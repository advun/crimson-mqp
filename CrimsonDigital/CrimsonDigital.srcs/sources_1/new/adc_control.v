==> flow/design.v <==
`timescale 1ns / 1ps
module adc_control(
    input clk,
    input [1:0] ADCstate,  
    input reset_n,
    output [7:0] ADCctrl,
    output start
    );
    counter12 test (
    .clk(clk),
    .reset_n(reset_n),
    .out(start)
    );
   wire control;
   wire q0, q1, q2;
   wire nq0 = ~q0;
   wire nq1 = ~q1;
   wire nq2 = ~q2;
   assign control = ~(((nq0&q1&nq2)& ~ADCstate[1]& ADCstate[0]) | ((nq0&nq1&q2)& ADCstate[1]& ~ADCstate[0]) | ((nq0&q1&q2)& ADCstate[1]& ADCstate[0]));
   assign d0 = (~q0) & control;
   assign d1 = (q1 ^ q0) & control;
   assign d2 = (q2 ^ (q1 & q0)) & control;
    flipflop f0(.clk(clk), .reset_n(reset_n), .d(start ? d0 : q0), .q(q0));
    flipflop f1(.clk(clk), .reset_n(reset_n), .d(start ? d1 : q1), .q(q1));
    flipflop f2(.clk(clk), .reset_n(reset_n), .d(start ? d2 : q2), .q(q2));
   assign ADCctrl[0] = nq0 & nq1 & nq2;
   assign ADCctrl[1] = q0 & nq1 & nq2;
   assign ADCctrl[2] = nq0 & q1 & nq2;
   assign ADCctrl[3] = q0 & q1 & nq2;
   assign ADCctrl[4] = nq0 & nq1 & q2;
   assign ADCctrl[5] = q0 & nq1 & q2;
   assign ADCctrl[6] = nq0 & q1 & q2;
   assign ADCctrl[7] = q0 & q1 & q2;
endmodule
`timescale 1ns / 1ps
module counter12(
    input clk,
    input reset_n,
    output out
    );
    wire q0, q1, q2, q3;
    wire reset;
    assign reset = q3 & ~q2 & q1 & q0;
    wire d0, d1, d2, d3;
    assign d0 = (~q0) & ~reset;
    assign d1 = (q1 ^ q0) & ~reset;
    assign d2 = (q2 ^ (q1 & q0)) & ~reset;
    assign d3 = (q3 ^ (q2 & q1 & q0)) & ~reset;
    flipflop f0(.clk(clk), .reset_n(reset_n), .d(d0), .q(q0));
    flipflop f1(.clk(clk), .reset_n(reset_n), .d(d1), .q(q1));
    flipflop f2(.clk(clk), .reset_n(reset_n), .d(d2), .q(q2));
    flipflop f3(.clk(clk), .reset_n(reset_n), .d(d3), .q(q3));
    assign out = q3 & ~q2 & q1 & q0;  
endmodule
`timescale 1ns / 1ps
module flipflop(
    input wire clk,
    input wire reset_n,
    input wire d,
    output reg q
    );
    always @(posedge clk) begin
        if (!reset_n)
            q <= 1'b0;
        else
            q <= d;
    end
endmodule
### Step by step through the tools: adc_control

Tool output for the design above, in the order of the flow.
Line numbers count from 1 in the design file above.
Operators carry their Yosys type and port widths (W data, S select, Z words).
Cell names lack the library's common part.
A cell with - has no value.

| design | value |
|---|---|
| top | adc_control |
| clock port | clk |
| cell library | sky130hd |
| library corner | tt_025C_1v80 |

### After elaboration

Counts by Yosys on the flattened word-level netlist (proc, flatten, opt, wreduce; memories kept). Register bits leave out memories and registers merged into their read ports (data or address); mux counts leave out enables and synchronous resets folded into registers. Print and check cells are left out. Cells with the same type and inputs are merged into one.

| word-level totals | value |
|---|---|
| bits in registers | 7 |
| input port bits | 4 |
| output and inout port bits | 9 |
| cells after elaboration | 54 |

| operators by class | value |
|---|---|
| bitwise logic cells | 47 |

Operators by type and width:

| operator | count |
|---|---|
| $and A1 B1 Y1 | 31 |
| $not A1 Y1 | 9 |
| $xor A1 B1 Y1 | 5 |
| $or A1 B1 Y1 | 2 |

### Depth

Longest topological path by Yosys (ltp), each cell counted once; first at word level (registers and memories cut), then after technology mapping (sequential cells cut; the memories' decode and read muxes count).

| depth | value |
|---|---|
| depth in word-level cells | 9 |
| ABC_AREA | 0 |
| depth in mapped cells | 5 |
| gate-level depth less buffers | 5 |

### Netlist

Source: synth_stat.txt of the flow (Yosys; design flattened, memories mapped). It holds for the ABC_AREA given above (unset counts as 0); a run with the other value may have another netlist.

Cells by type:

| type | count | area in all (µm²) |
|---|---|---|
| dfxtp_1 | 7 | 140.134 |
| ha_1 | 7 | 87.584 |
| and2_1 | 4 | 25.024 |
| nor2b_1 | 4 | 25.024 |
| nand2_1 | 6 | 22.522 |
| o22ai_1 | 3 | 18.768 |
| mux2_4 | 1 | 15.014 |
| a32o_2 | 1 | 11.261 |
| inv_1 | 3 | 11.261 |
| and4b_1 | 1 | 10.01 |
| nand3_1 | 2 | 10.01 |
| nand4b_1 | 1 | 8.758 |
| nor2b_2 | 1 | 8.758 |
| xor2_1 | 1 | 8.758 |
| a21boi_0 | 1 | 7.507 |
| nand3b_1 | 1 | 7.507 |
| buf_2 | 1 | 5.005 |
| clkbuf_1 | 1 | 3.754 |
| nor2_1 | 1 | 3.754 |

| synthesis totals | value |
|---|---|
| cells in the netlist | 47 |
| chip area (Yosys) | 0.0004304 mm² |
| area of sequential cells | 0.0001401 mm² |
| flip-flop cells | 7 |
| buffers | 2 |

By module: a second synthesis without flattening, with its own total; a netlist apart from the flattened one above.

| second synthesis, totals | value |
|---|---|
| cell total of the unflattened synthesis | 45 |
| area total of the unflattened synthesis | 0.0004517 mm² |

Rows give one instance, submodules left out.

By module:

| module | instances | cells | area (mm²) | sequential area (mm²) |
|---|---|---|---|---|
| adc_control | 1 | 23 | 0.0001989 | 0 |
| flipflop | 7 | 2 | 0.0000263 | 0.00002 |
| counter12 | 1 | 8 | 0.0000688 | 0 |

### Timing after synthesis

Source: OpenSTA report_checks on the synthesized netlist (no wires, ideal clock, input and output delay 20% of the period each), path of least setup slack; recovery checks are left aside. Register names are those of the netlist, which keeps one name where synthesis merged equal registers.

| timing path after synthesis | value |
|---|---|
| path kind | register to register |
| start point | register f0.q |
| end point | register f0.q |
| clock period | 1.72 ns |
| library setup time | 0.075 ns |
| time at the first pin | 0.000 ns |
| arrival time | 1.292 ns |
| required time | 1.645 ns |
| setup slack | 0.354 ns |
| path delay | 1.367 ns |
| driving pins on the path | 6 |
| buffers on the path | 0 |
| synthesis period reached | 1.366 ns |

"path delay" is the arrival time less input delay plus setup time.
"driving pins on the path" counts driving pins, that of a launching flip-flop among them; a cell with two outputs on the path counts twice.
"synthesis period reached" = period - worst setup slack (recovery checks aside). The figure is calculated, with input and output delays left at 20% of the set period.
Between the ends stands the longest chain of elaborated cells between them, by number of cells; it is not shown to be the way that was timed. Of several equally long chains one is given.
Each line given opens the expression or statement behind the cell; cells for indexed reads and writes are added by Yosys, which also makes memories of some case tables.

| on the way, after synthesis | value |
|---|---|
| cell sequence | dfxtp_1 > inv_1 > ha_1 > mux2_4 > a32o_2 > o22ai_1 |
| length of the longest elaborated chain | 9 |
| elaborated cells on any way between the ends | 16 |
| those cells by class | logic (16) |

Ends and longest elaborated chain, after synthesis:

| what | RTL line | RTL |
|---|---|---|
| start, declared | 60 | `output reg q` |
| start, assigned | 64 | `q <= 1'b0;` |
| start, assigned | 66 | `q <= d;` |
| $not A1 Y1 | 16 | `wire nq0 = ~q0;` |
| $and A1 B1 Y1 (4 in a row) | 19 | `assign control = ~(((nq0&q1&nq2)& ~ADCstate[1]& ADCstate[0]) \| ((nq0&nq1&q2)& ADCstate[1]& ~ADCstate[0]) \| ((n ...` |
| $or A1 B1 Y1 (2 in a row) | 19 |  |
| $not A1 Y1 | 19 |  |
| $and A1 B1 Y1 | 20 | `assign d0 = (~q0) & control;` |
| end, assigned | 64 |  |
| end, assigned | 66 |  |
| end, declared | 60 |  |

### Worst path after layout

From the final timing report of run 2: the path of least setup slack in the routed layout; clock arrival at registers is part of the times.

| timing path post-layout | value |
|---|---|
| path kind | register to output |
| start point | register f1.q |
| end point | output port ADCctrl[5] |
| clock period | 1.95 ns |
| output delay | 0.39 ns |
| time at the first pin | 0.25 ns |
| arrival time | 1.12 ns |
| required time | 1.56 ns |
| setup slack | 0.44 ns |
| driving pins on the path | 5 |
| buffers on the path | 1 |

Between the ends stands the longest chain of elaborated cells between them, by number of cells; it is not shown to be the way that was timed. Of several equally long chains one is given.

| on the way, post-layout | value |
|---|---|
| cell sequence | dfxtp_4 > inv_4 > ha_2 > and2_1 > buf_2 |
| length of the longest elaborated chain | 3 |
| elaborated cells on any way between the ends | 3 |
| those cells by class | logic (3) |

Ends and longest elaborated chain, post-layout:

| what | RTL line | RTL |
|---|---|---|
| start, declared | 60 | `output reg q` |
| start, assigned | 64 | `q <= 1'b0;` |
| start, assigned | 66 | `q <= d;` |
| $not A1 Y1 | 17 | `wire nq1 = ~q1;` |
| $and A1 B1 Y1 (2 in a row) | 31 | `assign ADCctrl[5] = q0 & nq1 & q2;` |
| end, declared | 6 | `output [7:0] ADCctrl,` |

Top module adc_control; platform sky130hd; tools Yosys and OpenROAD; 2 stored runs in no particular order. Input and output delays are each 20% of the period that was set; the output load is 0.01 pF.
"clock period reached" means the clock period less the worst setup slack. The figure is calculated, with input and output delays left at 20% of the set period.
"time on the worst setup path": the worst setup path's part of the clock period (all of it between registers, 20% less for each end at a port) less its slack. A launch clock that arrives late makes it longer, a capture clock that arrives late makes it shorter.

## Run 1

==> flow/run.sh <==
#!/bin/bash
# the make line also repeats the synthesis and layout settings of config.mk as NAME=value (left out here)
make -C /OpenROAD-flow-scripts/flow DESIGN_CONFIG=/design/flow/config.mk WORK_HOME=/design/flow/orfs CLKGATE_MAP_FILE= finish
==> flow/config.mk <==
export PLATFORM = sky130hd
export DESIGN_NAME = adc_control
export DESIGN_NICKNAME = adc_control
export VERILOG_FILES = /design/flow/design.v
export SDC_FILE = /design/flow/constraint.sdc
export NUM_CORES = 4
export LEC_CHECK = 0
export CAP_MARGIN = 20
export CORE_ASPECT_RATIO = 1.61
export CORE_MARGIN = 4
export CORE_UTILIZATION = 68
export CTS_CLUSTER_DIAMETER = 400
export CTS_CLUSTER_SIZE = 75
export GPL_TIMING_DRIVEN = 0
export MAX_ROUTING_LAYER = met4
export PLACE_DENSITY = 0.59
export SLEW_MARGIN = 10
==> flow/constraint.sdc <==
create_clock -name core_clock -period 1.41 [get_ports {clk}]
set_input_delay 0.2820 -clock core_clock [delete_from_list [all_inputs] [get_ports {clk}]]
set_output_delay 0.2820 -clock core_clock [all_outputs]
set_load 0.01 [all_outputs]

Run 1: incomplete, floorplanning halted on PDN-0185

## Run 2

==> flow/run.sh <==
#!/bin/bash
# the make line also repeats the synthesis and layout settings of config.mk as NAME=value (left out here)
make -C /OpenROAD-flow-scripts/flow DESIGN_CONFIG=/design/flow/config.mk WORK_HOME=/design/flow/orfs CLKGATE_MAP_FILE= finish
==> flow/config.mk <==
export PLATFORM = sky130hd
export DESIGN_NAME = adc_control
export DESIGN_NICKNAME = adc_control
export VERILOG_FILES = /design/flow/design.v
export SDC_FILE = /design/flow/constraint.sdc
export NUM_CORES = 4
export LEC_CHECK = 0
export CAP_MARGIN = 30
export CORE_MARGIN = 2
export CORE_UTILIZATION = 26
export MAX_ROUTING_LAYER = met5
export PLACE_DENSITY_LB_ADDON = 0.21
export SETUP_SLACK_MARGIN = 0.56
export SLEW_MARGIN = 20
==> flow/constraint.sdc <==
create_clock -name core_clock -period 1.95 [get_ports {clk}]
set_input_delay 0.3900 -clock core_clock [delete_from_list [all_inputs] [get_ports {clk}]]
set_output_delay 0.3900 -clock core_clock [all_outputs]
set_load 0.01 [all_outputs]

| result of run 2 | value |
|---|---|
| clock period reached | 1.505 ns |
| synthesis area | 0.0004304 mm² |
| standard-cell area after layout | 0.0006994 mm² |
| smallest hold slack | 0.439 ns |
| setup total negative slack | 0.000 ns |
| die size | 0.0019968 mm² |
| time on the worst setup path | 1.12 ns |
| worst setup path kind | register to output |
| worst setup slack after layout | 0.445 ns |
