==> flow/design.v <==
`timescale 1ns / 1ps
module ADCregs(
    input in,
    input reset_n,
    input enable,
    input clk,
    output [9:0] out
    );
    eflipflop r0 (
    .in(in),
    .reset_n(reset_n),
    .enable(enable),
    .clk(clk),
    .out(out[0])
    );
    eflipflop r1 (
    .in(out[0]),
    .reset_n(reset_n),
    .enable(enable),
    .clk(clk),
    .out(out[1])
    );
    eflipflop r2 (
    .in(out[1]),
    .reset_n(reset_n),
    .enable(enable),
    .clk(clk),
    .out(out[2])
    );
    eflipflop r3 (
    .in(out[2]),
    .reset_n(reset_n),
    .enable(enable),
    .clk(clk),
    .out(out[3])
    );
    eflipflop r4 (
    .in(out[3]),
    .reset_n(reset_n),
    .enable(enable),
    .clk(clk),
    .out(out[4])
    );
    eflipflop r5 (
    .in(out[4]),
    .reset_n(reset_n),
    .enable(enable),
    .clk(clk),
    .out(out[5])
    );
    eflipflop r6 (
    .in(out[5]),
    .reset_n(reset_n),
    .enable(enable),
    .clk(clk),
    .out(out[6])
    );
    eflipflop r7 (
    .in(out[6]),
    .reset_n(reset_n),
    .enable(enable),
    .clk(clk),
    .out(out[7])
    );
    eflipflop r8 (
    .in(out[7]),
    .reset_n(reset_n),
    .enable(enable),
    .clk(clk),
    .out(out[8])
    );
    eflipflop r9 (
    .in(out[8]),
    .reset_n(reset_n),
    .enable(enable),
    .clk(clk),
    .out(out[9])
    );
endmodule
`timescale 1ns / 1ps
module eflipflop(
    input in,
    input reset_n,
    input enable,
    input clk,
    output reg out
    );
    always @ (posedge clk) begin
        if (!reset_n) begin
            out = 0;
        end
        else if (enable) begin
            out = in;
        end
        end
endmodule
* Step by step through the tools: ADCregs *
The steps from the RTL of ADCregs to its reports follow in flow order.
Line numbers count from 1 in the design file above.
Cell names lack the library's common part.
A cell with -- has no value.

inputs
  design top = ADCregs
  clock port = clk
  standard-cell library = sky130hd
  library corner = tt_025C_1v80

* Word level *
Counts by Yosys on the flattened word-level netlist (proc, flatten, opt, wreduce; memories kept). Register bits leave out memories and registers merged into their read ports (data or address); mux counts leave out enables and synchronous resets folded into registers. Print and check cells are left out. Cells with the same type and inputs are merged into one.

word-level totals
  bits in registers = 10
  input bits = 4
  output and inout port bits = 10
  elaborated cells = 10

* Depth *
Longest topological path by Yosys (ltp), each cell counted once; first at word level (registers and memories cut), then after technology mapping (sequential cells cut; the memories' decode and read muxes count).

depth
  depth after elaboration = 0
  ABC_AREA = 1
  gate-level depth with buffers = 4
  mapped depth without buffers = 4

* Mapped cells and area *
Yosys stat after the flow's synthesis: flattened, memories mapped to cells. It holds for the ABC_AREA given above (unset counts as 0); a run with the other value may have another netlist.
Totals and module areas in this step are rounded.

mapped netlist
  standard cells after synthesis = 73
  chip area (Yosys) = 0.000495 mm2
  sequential area = 0.0002 mm2
  mapped flip-flops = 10
  buffers = 13

cell types
  cell type  number  area in all (um2)
  dfxtp_1    10      200.192
  buf_4      11      82.579
  nand2_1    20      75.072
  nor2_1     19      71.318
  inv_1      10      37.536
  buf_6      2       22.522
  nor2_2     1       6.256

* Timing after synthesis *
Source: OpenSTA report_checks on the synthesized netlist (no wires, ideal clock, input and output delay 20% of the period each), path of least setup slack; recovery checks are left aside. Register names are those of the netlist, which keeps one name where synthesis merged equal registers.

path post-synthesis
  kind = register to register
  from = reg r8.out
  to = reg r9.out
  period = 629 ps
  library setup time = 114 ps
  time at the first pin = 0 ps
  arrival = 462 ps
  required time = 515 ps
  setup slack = 53 ps
  delay of the path = 576 ps
  stages = 5
  path buffers = 0
  synthesis period reached = 576 ps

"delay of the path" = arrival - input delay + setup time.
"stages": output pins that drive a net of the path, with the launching flip-flop's if there is one; two outputs of one cell count as two.
"synthesis period reached" = period - worst setup slack (recovery checks aside). The figure is calculated, with input and output delays left at 20% of the set period.

on the way, post-synthesis
  path through = dfxtp_1 -> inv_1 -> nand2_1 -> nand2_1 -> nor2_2

ends and longest elaborated chain, post-synthesis
  element          RTL line  text
  start, declared  86        output reg out
  start, assigned  90        out = 0;
  start, assigned  93        out = in;
  end, assigned    90
  end, assigned    93
  end, declared    86

Chain of elaborated cells between the ends: none given.

* Worst path after layout *
From the final timing report of stored run 1: the path of least setup slack in the routed layout; clock arrival at registers is part of the times.
The path's times are printed in steps of 10 ps; the period is the one set.

path after layout
  kind = register to output
  from = reg r1.out
  to = out out[1]
  period = 401 ps
  external output delay = 80 ps
  time at the first pin = 270 ps
  arrival = 710 ps
  required time = 320 ps
  setup slack = -390 ps
  stages = 2
  path buffers = 1

on the way, after layout
  path through = dfxtp_2 -> buf_6
  length of the longest elaborated chain = 0
  elaborated cells on any way between the ends = 0
  source lines of those cells = 0

ends and longest elaborated chain, after layout
  element          RTL line  text
  start, declared  86        output reg out
  start, assigned  90        out = 0;
  start, assigned  93        out = in;
  end, declared    7         output [9:0] out

FLOW RESULTS
============

Design ADCregs on sky130hd. What follows are 2 stored runs of the flow, each under its own settings; their order means nothing. The constraints put input and output delay at 20% of the set period each and load the outputs with 0.01 pF.
"clock period achieved" means the clock period less the worst setup slack. The figure is calculated, with input and output delays left at 20% of the set period.
"critical path time" is the time allowed to the run's worst setup path (the clock period less input and output delay, where it has them) less its slack. Clock arrival times count: a late capture clock shortens it, a late launch clock lengthens it.
"power consumption" is the tool's figure for a default switching activity; nothing was simulated.
"critical path time" is known to 10 ps.
The measured numbers are rounded.
Among the settings, n/a means not set for that run.

name                                       stored run 1        stored run 2
period_ns                                  0.401               0.376
CORE_UTILIZATION                           24                  33
TNS_END_PERCENT                            50                  n/a
ABC_AREA                                   1                   n/a
MIN_ROUTING_LAYER                          met1                met1
CAP_MARGIN                                 20                  20
CORE_MARGIN                                2                   3
SLEW_MARGIN                                20                  20
PLACE_DENSITY_LB_ADDON                     n/a                 0.29
CTS_CLUSTER_SIZE                           n/a                 97
MAX_ROUTING_LAYER                          n/a                 met5
critical path time (ps)                    710                 710
critical path kind                         register to output  register to output
chip area after synthesis (Yosys) (mm2)    0.000495            0.000449
clock period achieved (ps)                 791                 787
worst hold slack in the final report (ps)  226                 420
summed negative setup slack (ps)           -6,830              -7,560
power consumption (W)                      0.00235             0.00204
post-layout utilization                    0.376               0.599
setup slack of the worst path (ps)         -390                -411
area of the die (mm2)                      0.00244             0.00184
standard-cell area after layout (mm2)      0.000737            0.000711
